==> flow/design.v <==
module FullAdder (input a, b, c, output sum, cout);
  wire w1, w2, w3;
  HalfAdder HA1 (a, b, w2, w1);
  HalfAdder HA2 (w2, c, sum, w3);
  assign cout = w1 | w3; 
endmodule
module HalfAdder 
  (
   A,
   B,
   sum,
   carry
   );
  input  A;
  input  B;
  output sum;
  output carry;
  assign sum   = A ^ B;   
  assign carry = A & B;   
endmodule  
module Register #(parameter size=5)(d, clk, rst, q);
   input      [size-1:0] d;
   input      clk, rst;
   output     [size-1:0] q;
   reg        [size-1:0] q;
   always @ (posedge clk or posedge rst) begin
      if (rst)
         q <= 0;
      else
         q <= d;
   end
endmodule
module RegisterChain #(parameter size=5, parameter stages=5)(in, clk, rst,out);
   input      [size-1:0] in;
   input      clk, rst;
   output     [size-1:0] out;
    wire [size-1:0] intermediate_val [stages-2:0]; 
   Register #(.size(size)) Reg0 (.rst(rst), .clk(clk), .d(in),.q(intermediate_val[0]));
   genvar index;
   generate
   for (index=1; index <= stages-2; index=index+1)
     begin: gen_code_label
       Register #(.size(size)) PipeReg (.rst(rst), .clk(clk), .d(intermediate_val[index-1]),.q(intermediate_val[index]));
     end
   endgenerate
   assign out = intermediate_val[stages-2];
endmodule
module WallaceTreeMult(
    input [4:0] A,
    input [4:0] B,
    input clk,
    input rst,
    output [9:0] Out
    );
    wire HA1_sum,HA2_sum,FA1_sum,FA2_sum,FA3_sum,FA4_sum;
    wire HA1_carry,HA2_carry,FA1_carry,FA2_carry,FA3_carry,FA4_carry;
    HalfAdder HA1 (A[2]&B[0], A[1]&B[1], HA1_sum, HA1_carry);
    FullAdder FA1 (A[3]&B[0],A[2]&B[1],A[1]&B[2], FA1_sum, FA1_carry);
    FullAdder FA2 (A[4]&B[0],A[3]&B[1],A[2]&B[2], FA2_sum, FA2_carry);
    HalfAdder HA2 (A[1]&B[3],A[0]&B[4],HA2_sum,HA2_carry);
    FullAdder FA3 (A[1]&B[4],A[4]&B[1],A[3]&B[2], FA3_sum,FA3_carry);
    FullAdder FA4 (A[2]&B[4], A[3]&B[3], A[4]&B[2], FA4_sum, FA4_carry);   
    wire HA1_sum_reg_out,HA1_carry_reg_out, FA1_sum_reg_out, FA1_carry_reg_out, FA2_sum_reg_out, FA2_carry_reg_out;
    wire HA2_sum_reg_out,HA2_carry_reg_out, FA3_sum_reg_out, FA3_carry_reg_out, FA4_sum_reg_out, FA4_carry_reg_out;
    Register #(.size(1)) HA1_sum_reg (.rst(rst), .clk(clk), .d(HA1_sum),.q(HA1_sum_reg_out));
    Register #(.size(1)) HA1_carry_reg (.rst(rst), .clk(clk), .d(HA1_carry),.q(HA1_carry_reg_out));
    Register #(.size(1)) FA1_sum_reg (.rst(rst), .clk(clk), .d(FA1_sum),.q(FA1_sum_reg_out));
    Register #(.size(1)) FA1_carry_reg (.rst(rst), .clk(clk), .d(FA1_carry),.q(FA1_carry_reg_out));
    Register #(.size(1)) FA2_sum_reg (.rst(rst), .clk(clk), .d(FA2_sum),.q(FA2_sum_reg_out));
    Register #(.size(1)) FA2_carry_reg (.rst(rst), .clk(clk), .d(FA2_carry),.q(FA2_carry_reg_out));
    Register #(.size(1)) HA2_sum_reg (.rst(rst), .clk(clk), .d(HA2_sum),.q(HA2_sum_reg_out));
    Register #(.size(1)) HA2_carry_reg (.rst(rst), .clk(clk), .d(HA2_carry),.q(HA2_carry_reg_out));
    Register #(.size(1)) FA3_sum_reg (.rst(rst), .clk(clk), .d(FA3_sum),.q(FA3_sum_reg_out));
    Register #(.size(1)) FA3_carry_reg (.rst(rst), .clk(clk), .d(FA3_carry),.q(FA3_carry_reg_out));
    Register #(.size(1)) FA4_sum_reg (.rst(rst), .clk(clk), .d(FA4_sum),.q(FA4_sum_reg_out));
    Register #(.size(1)) FA4_carry_reg (.rst(rst), .clk(clk), .d(FA4_carry),.q(FA4_carry_reg_out));
    wire HA_2_1_sum,FA_2_1_sum,FA_2_2_sum,HA_2_2_sum,FA_2_3_sum;
    wire HA_2_1_carry,FA_2_1_carry,FA_2_2_carry,HA_2_2_carry,FA_2_3_carry;
    HalfAdder HA_2_1 (FA1_sum_reg_out,HA1_carry_reg_out,HA_2_1_sum,HA_2_1_carry); 
    FullAdder FA_2_1 (FA1_carry_reg_out,FA2_sum_reg_out,HA2_sum_reg_out,FA_2_1_sum,FA_2_1_carry); 
    FullAdder FA_2_2 (FA3_sum_reg_out,FA2_carry_reg_out,HA2_carry_reg_out,FA_2_2_sum,FA_2_2_carry); 
    HalfAdder HA_2_2 (FA4_sum_reg_out,FA3_carry_reg_out,HA_2_2_sum,HA_2_2_carry); 
    FullAdder FA_2_3 (A[3]&B[4],A[4]&B[3],FA4_carry_reg_out,FA_2_3_sum,FA_2_3_carry); 
    wire HA_2_1_sum_reg_out,HA_2_1_carry_reg_out, FA_2_1_sum_reg_out, FA_2_1_carry_reg_out, FA_2_2_sum_reg_out, FA_2_2_carry_reg_out;
    wire HA_2_2_sum_reg_out,HA_2_2_carry_reg_out, FA_2_3_sum_reg_out, FA_2_3_carry_reg_out;
    Register #(.size(1)) HA_2_1_sum_reg (.rst(rst), .clk(clk), .d(HA_2_1_sum),.q(HA_2_1_sum_reg_out));
    Register #(.size(1)) HA_2_1_carry_reg (.rst(rst), .clk(clk), .d(HA_2_1_carry),.q(HA_2_1_carry_reg_out));
    Register #(.size(1)) FA_2_1_sum_reg (.rst(rst), .clk(clk), .d(FA_2_1_sum),.q(FA_2_1_sum_reg_out));
    Register #(.size(1)) FA_2_1_carry_reg (.rst(rst), .clk(clk), .d(FA_2_1_carry),.q(FA_2_1_carry_reg_out));
    Register #(.size(1)) FA_2_2_sum_reg (.rst(rst), .clk(clk), .d(FA_2_2_sum),.q(FA_2_2_sum_reg_out));
    Register #(.size(1)) FA_2_2_carry_reg (.rst(rst), .clk(clk), .d(FA_2_2_carry),.q(FA_2_2_carry_reg_out));
    Register #(.size(1)) HA_2_2_sum_reg (.rst(rst), .clk(clk), .d(HA_2_2_sum),.q(HA_2_2_sum_reg_out));
    Register #(.size(1)) HA_2_2_carry_reg (.rst(rst), .clk(clk), .d(HA_2_2_carry),.q(HA_2_2_carry_reg_out));
    Register #(.size(1)) FA_2_3_sum_reg (.rst(rst), .clk(clk), .d(FA_2_3_sum),.q(FA_2_3_sum_reg_out));
    Register #(.size(1)) FA_2_3_carry_reg (.rst(rst), .clk(clk), .d(FA_2_3_carry),.q(FA_2_3_carry_reg_out));
    wire HA_3_1_sum, HA_3_2_sum, HA_3_3_sum, HA_3_4_sum;
    wire HA_3_1_carry, HA_3_2_carry, HA_3_3_carry, HA_3_4_carry;
    HalfAdder HA_3_1 (FA_2_2_sum_reg_out,FA_2_1_carry_reg_out,HA_3_1_sum,HA_3_1_carry);
    HalfAdder HA_3_2 (HA_2_2_sum_reg_out,FA_2_2_carry_reg_out,HA_3_2_sum,HA_3_2_carry);
    HalfAdder HA_3_3 (FA_2_3_sum_reg_out,HA_2_2_carry_reg_out,HA_3_3_sum,HA_3_3_carry);
    HalfAdder HA_3_4 (A[4]&B[4],FA_2_3_carry_reg_out,HA_3_4_sum,HA_3_4_carry);
    wire HA_3_1_sum_reg_out,HA_3_1_carry_reg_out, HA_3_2_sum_reg_out, HA_3_2_carry_reg_out, HA_3_3_sum_reg_out, HA_3_3_carry_reg_out;
    wire HA_3_4_sum_reg_out,HA_3_4_carry_reg_out;
    Register #(.size(1)) HA_3_1_sum_reg (.rst(rst), .clk(clk), .d(HA_3_1_sum),.q(HA_3_1_sum_reg_out));
    Register #(.size(1)) HA_3_1_carry_reg (.rst(rst), .clk(clk), .d(HA_3_1_carry),.q(HA_3_1_carry_reg_out));
    Register #(.size(1)) HA_3_2_sum_reg (.rst(rst), .clk(clk), .d(HA_3_2_sum),.q(HA_3_2_sum_reg_out));
    Register #(.size(1)) HA_3_2_carry_reg (.rst(rst), .clk(clk), .d(HA_3_2_carry),.q(HA_3_2_carry_reg_out));
    Register #(.size(1)) HA_3_3_sum_reg (.rst(rst), .clk(clk), .d(HA_3_3_sum),.q(HA_3_3_sum_reg_out));
    Register #(.size(1)) HA_3_3_carry_reg (.rst(rst), .clk(clk), .d(HA_3_3_carry),.q(HA_3_3_carry_reg_out));
    Register #(.size(1)) HA_3_4_sum_reg (.rst(rst), .clk(clk), .d(HA_3_4_sum),.q(HA_3_4_sum_reg_out));
    Register #(.size(1)) HA_3_4_carry_reg (.rst(rst), .clk(clk), .d(HA_3_4_carry),.q(HA_3_4_carry_reg_out));
    wire A1_B0_reg_out;
    RegisterChain #(.size(1),.stages(4)) A1_B0_RegChain (.in(A[1]&B[0]), .clk(clk), .rst(rst),.out(A1_B0_reg_out));
    wire A0_B0_reg_out;
    RegisterChain #(.size(1),.stages(4)) A0_B0_RegChain (.in(A[0]&B[0]), .clk(clk), .rst(rst),.out(A0_B0_reg_out));
    wire A2_B3_reg_out;
    RegisterChain #(.size(1),.stages(4)) A2_B3_RegChain (.in(A[2]&B[3]), .clk(clk), .rst(rst),.out(A2_B3_reg_out));
    wire A0_B3_reg_out;
    RegisterChain #(.size(1),.stages(4)) A0_B3_RegChain (.in(A[0]&B[3]), .clk(clk), .rst(rst),.out(A0_B3_reg_out));
    wire A0_B2_reg_out;
    RegisterChain #(.size(1),.stages(4)) A0_B2_RegChain (.in(A[0]&B[2]), .clk(clk), .rst(rst),.out(A0_B2_reg_out));
    wire A0_B1_reg_out;
    RegisterChain #(.size(1),.stages(4)) A0_B1_RegChain (.in(A[0]&B[1]), .clk(clk), .rst(rst),.out(A0_B1_reg_out));
    wire [9:0] arg1 = {1'b0,HA_3_4_sum_reg_out,HA_3_3_sum_reg_out,HA_3_2_sum_reg_out,HA_3_1_sum_reg_out,FA_2_1_sum_reg_out,HA_2_1_sum_reg_out,HA1_sum_reg_out,A1_B0_reg_out,A0_B0_reg_out};
    wire [9:0] arg2 = {HA_3_4_carry_reg_out,HA_3_3_carry_reg_out,HA_3_2_carry_reg_out,HA_3_1_carry_reg_out,A2_B3_reg_out,HA_2_1_carry_reg_out,A0_B3_reg_out,A0_B2_reg_out,A0_B1_reg_out,1'b0};
    wire [9:0] arg1_reg_out, arg2_reg_out;
    Register #(.size(10)) arg1_reg (.rst(rst), .clk(clk), .d(arg1),.q(arg1_reg_out));
    Register #(.size(10)) arg2_reg (.rst(rst), .clk(clk), .d(arg2),.q(arg2_reg_out));
    assign Out = arg1_reg_out + arg2_reg_out;
endmodule
# From RTL to reports: WallaceTreeMult
# What the tools print for WallaceTreeMult, step after step.
# Line numbers count from 1 in the design file above.
# A cell with -- has no value.
dict set report design {
  design {WallaceTreeMult}
  clock_port {clk}
  cell_library {sky130hd}
  corner {tt_025C_1v80}
}

# Elaborated design
# Counts by Yosys on the flattened word-level netlist (proc, flatten, opt, wreduce). Print and check cells are left out. Cells with the same type and inputs are merged into one.
dict set report op_classes {
  multipliers 0
  reduce_logical 0
  shifts 0
  equal 0
  div 0
  add_sub_neg 1
  n_cmp 0
  n_mux 0
  bitwise 76
}
# operator count
set op_table {}
lappend op_table {{AND 1 bit} 47}
lappend op_table {{XOR 1 bit} 22}
lappend op_table {{adder 9 x 10 -> 10 bit} 1}
lappend op_table {{OR 1 bit} 7}
dict set report bits {
  rom_bits 0
  latchBits 0
  out_inout_bits 10
  ff_bits 66
  n_memories 0
  clocked_rd_ports_x_width 0
  mem_bits_rw 0
}

# Longest topological paths
# Longest topological path by Yosys (ltp), each cell counted once; first at word level (registers and memories cut), then after technology mapping (sequential cells cut; the memories' decode and read muxes count).
dict set report logic_depth {
  depth_word 4
  abc_area 0
  ltp_mapped 6
}

# After synthesis
# The flow's flattened synthesis, as Yosys stat reports it; memories are mapped. The netlist is that of the ABC_AREA named above (0 if unset); the other value can give another one.
# Totals and module areas in this step are rounded.
# type count area_total_um2
set types {}
lappend types {sky130_fd_sc_hd__dfrtp_1 66 1.65E+03}
lappend types {sky130_fd_sc_hd__ha_1 16 200.192}
lappend types {sky130_fd_sc_hd__fa_1 8 160.154}
lappend types {sky130_fd_sc_hd__and2_1 23 143.888}
lappend types {sky130_fd_sc_hd__xnor2_1 4 35.034}
lappend types {sky130_fd_sc_hd__inv_1 5 18.768}
lappend types {sky130_fd_sc_hd__xor2_1 2 17.517}
lappend types {sky130_fd_sc_hd__a21o_1 2 15.014}
lappend types {sky130_fd_sc_hd__nor2_1 4 15.014}
lappend types {sky130_fd_sc_hd__a211oi_2 1 12.512}
lappend types {sky130_fd_sc_hd__nand2_1 3 11.261}
lappend types {sky130_fd_sc_hd__o221a_1 1 11.261}
lappend types {sky130_fd_sc_hd__a21oi_1 2 10.01}
lappend types {sky130_fd_sc_hd__mux2i_1 1 10.01}
lappend types {sky130_fd_sc_hd__nor3_1 2 10.01}
lappend types {sky130_fd_sc_hd__o21ai_0 2 10.01}
lappend types {sky130_fd_sc_hd__a31o_1 1 8.758}
lappend types {sky130_fd_sc_hd__a32oi_1 1 8.758}
# Not listed: further types 6, cells in them 6.
dict set report mapped {
  ff_cells 66
  mapped_area_um2 2391
  sequential_area_um2 1652
  mapped_cells 150
}
# The figures by module come from a second, unflattened synthesis with its own total; it is not the netlist above.
dict set report unflattened {
  hier_cells 224
  area_unflattened_um2 2754
}
# Rows give one instance, submodules left out.
# module mod_area_um2 instances n_cells
set by_module {}
lappend by_module {{Register #(size=1)} 28.8 48 2}
lappend by_module {WallaceTreeMult 545.5 1 77}
lappend by_module {{Register #(size=10)} 254.0 2 11}
lappend by_module {HalfAdder 12.5 22 1}
lappend by_module {FullAdder 6.3 7 1}
lappend by_module {RegisterChain 0.0 6 0}

# Worst setup path after synthesis
# Source: OpenSTA report_checks on the synthesized netlist (no wires, ideal clock, input and output delay 20% of the period each), path of least setup slack; recovery checks are left aside. Register names are those of the netlist, which keeps one name where synthesis merged equal registers.
dict set report synth_path {
  path_kind {register to output}
  startpoint {register arg1_reg.q[1]}
  endpoint {output Out[9]}
  setup_slack_ps 292
  clock_period_ps 2310
  path_stages 7
  path_buffers 0
  arrival_time_ps 1556
  out_delay_ps 462
  t_first_pin_ps 0
  path_delay_ps 1556
  period_less_setup_slack_ps 2018
}
# "path_delay_ps" = arrival - input delay + setup time.
# A path that ends at an output port has no setup time.
# "path_stages": output pins that drive a net of the path, with the launching flip-flop's if there is one; two outputs of one cell count as two.
# "period_less_setup_slack_ps" = period - worst setup slack (recovery checks aside). The figure is calculated, with input and output delays left at 20% of the set period.
# Between the ends stands the longest chain of elaborated cells between them, by number of cells; it is not shown to be the way that was timed. Of several equally long chains one is given.
# Each line given opens the expression or statement behind the cell; cells for indexed reads and writes are added by Yosys, which also makes memories of some case tables.
dict set report synth_between {
  path_cell_list {sky130_fd_sc_hd__dfrtp_1 -> sky130_fd_sc_hd__ha_1 -> sky130_fd_sc_hd__fa_1 -> sky130_fd_sc_hd__a21o_1 -> sky130_fd_sc_hd__nand4_1 -> sky130_fd_sc_hd__a32oi_1 -> sky130_fd_sc_hd__xor2_1}
  elab_chain_cells 1
}
# element line
set synth_lines {}
lappend synth_lines {{start: declaration} 24} ;# output     [size-1:0] q;
lappend synth_lines {{start: assignment} 28} ;# q <= 0;
lappend synth_lines {{start: assignment} 30} ;# q <= d;
lappend synth_lines {{adder 9 x 10 -> 10 bit} 129} ;# assign Out = arg1_reg_out + arg2_reg_out;
lappend synth_lines {{end: declaration} 53} ;# output [9:0] Out

# Path in the finished layout
# From the final timing report of run 1: the path of least setup slack in the routed layout; clock arrival at registers is part of the times.
# The path's times are printed in steps of 10 ps; the period is the one set.
dict set report layout_path {
  path_kind {register to output}
  startpoint {register arg1_reg.q[1]}
  endpoint {output Out[7]}
  setup_slack_ps -70
  path_buffers 1
  arrival_time_ps 2020
  out_delay_ps 490
  path_stages 8
  clock_period_ps 2440
  t_first_pin_ps 320
}
# Between the ends stands the longest chain of elaborated cells between them, by number of cells; it is not shown to be the way that was timed. Of several equally long chains one is given.
dict set report layout_between {
  path_cell_list {sky130_fd_sc_hd__dfrtp_1 -> sky130_fd_sc_hd__ha_2 -> sky130_fd_sc_hd__fa_2 -> sky130_fd_sc_hd__a21o_1 -> sky130_fd_sc_hd__nand4_1 -> sky130_fd_sc_hd__and3b_1 -> sky130_fd_sc_hd__xnor2_1 -> sky130_fd_sc_hd__buf_2}
  elab_chain_cells 1
}
# element line
set layout_lines {}
lappend layout_lines {{start: declaration} 24} ;# output     [size-1:0] q;
lappend layout_lines {{start: assignment} 28} ;# q <= 0;
lappend layout_lines {{start: assignment} 30} ;# q <= d;
lappend layout_lines {{adder 9 x 10 -> 10 bit} 129} ;# assign Out = arg1_reg_out + arg2_reg_out;
lappend layout_lines {{end: declaration} 53} ;# output [9:0] Out

# Flow runs of WallaceTreeMult

Measured results for WallaceTreeMult: 2 stored runs of the Yosys and OpenROAD flow on sky130hd. The settings differ; the order carries no meaning. The constraints put input and output delay at 20% of the set period each and load the outputs with 0.01 pF.
"period_less_ws_ps" is the run's clock period less its worst setup slack. It is reckoned from that one timing run; input and output delays stay at 20% of the period that was set.
"worst_path_time_ps" is the time allowed to the run's worst setup path (the clock period less input and output delay, where it has them) less its slack. Clock arrival times count: a late capture clock shortens it, a late launch clock lengthens it.
By "fin_power_w" is meant OpenSTA's value without simulated activity: inputs other than the clock are taken to toggle once in ten clock periods, and the tool carries that through the logic.
"worst_path_time_ps" is given in steps of 10 ps.
The measured numbers are rounded.

# run 1
==> flow/run.sh <==
#!/bin/bash
# the make line also repeats the synthesis and layout settings of config.mk as NAME=value (left out here)
make -C /OpenROAD-flow-scripts/flow DESIGN_CONFIG=/design/flow/config.mk WORK_HOME=/design/flow/orfs CLKGATE_MAP_FILE= finish
==> flow/config.mk <==
export PLATFORM = sky130hd
export DESIGN_NAME = WallaceTreeMult
export DESIGN_NICKNAME = WallaceTreeMult
export VERILOG_FILES = /design/flow/design.v
export SDC_FILE = /design/flow/constraint.sdc
export NUM_CORES = 4
export LEC_CHECK = 0
export CAP_MARGIN = 40
export CELL_PAD_IN_SITES_DETAIL_PLACEMENT = 0
export CORE_ASPECT_RATIO = 1.42
export CORE_MARGIN = 4
export CORE_UTILIZATION = 68
export CTS_CLUSTER_SIZE = 25
export GPL_ROUTABILITY_DRIVEN = 1
export PLACE_DENSITY_LB_ADDON = 0.18
export SETUP_SLACK_MARGIN = 0.36
export SLEW_MARGIN = 25
==> flow/constraint.sdc <==
create_clock -name core_clock -period 2.44 [get_ports {clk}]
set_input_delay 0.4880 -clock core_clock [delete_from_list [all_inputs] [get_ports {clk}]]
set_output_delay 0.4880 -clock core_clock [all_outputs]
set_load 0.01 [all_outputs]

==> run 1: results <==
synth_area_um2=2391
design_die_area_um2=4543
finalCellArea_um2=2952
finish.utilization_frac=0.882
fin_ws_ps=-68
tns_ps=-151
hold_ws_ps=347
fin_power_w=0.002594
period_less_ws_ps=2508
worst_path_time_ps=2020
worst_setup_path_type="register to output"

# run 2
==> flow/run.sh <==
#!/bin/bash
# the make line also repeats the synthesis and layout settings of config.mk as NAME=value (left out here)
make -C /OpenROAD-flow-scripts/flow DESIGN_CONFIG=/design/flow/config.mk WORK_HOME=/design/flow/orfs CLKGATE_MAP_FILE= finish
==> flow/config.mk <==
export PLATFORM = sky130hd
export DESIGN_NAME = WallaceTreeMult
export DESIGN_NICKNAME = WallaceTreeMult
export VERILOG_FILES = /design/flow/design.v
export SDC_FILE = /design/flow/constraint.sdc
export NUM_CORES = 4
export LEC_CHECK = 0
export ABC_AREA = 1
export CAP_MARGIN = 20
export CELL_PAD_IN_SITES_GLOBAL_PLACEMENT = 3
export CORE_MARGIN = 2
export CORE_UTILIZATION = 41
export CTS_CLUSTER_DIAMETER = 271
export PLACE_DENSITY_LB_ADDON = 0.3
export SETUP_SLACK_MARGIN = 1.17
export SLEW_MARGIN = 15
export TNS_END_PERCENT = 15
==> flow/constraint.sdc <==
create_clock -name core_clock -period 4.15 [get_ports {clk}]
set_input_delay 0.8300 -clock core_clock [delete_from_list [all_inputs] [get_ports {clk}]]
set_output_delay 0.8300 -clock core_clock [all_outputs]
set_load 0.01 [all_outputs]

==> run 2: results <==
synth_area_um2=2484
design_die_area_um2=6696
finalCellArea_um2=2944
finish.utilization_frac=0.5
fin_ws_ps=1107
tns_ps=0
hold_ws_ps=344
fin_power_w=0.001368
period_less_ws_ps=3043
worst_path_time_ps=2210
worst_setup_path_type="register to output"
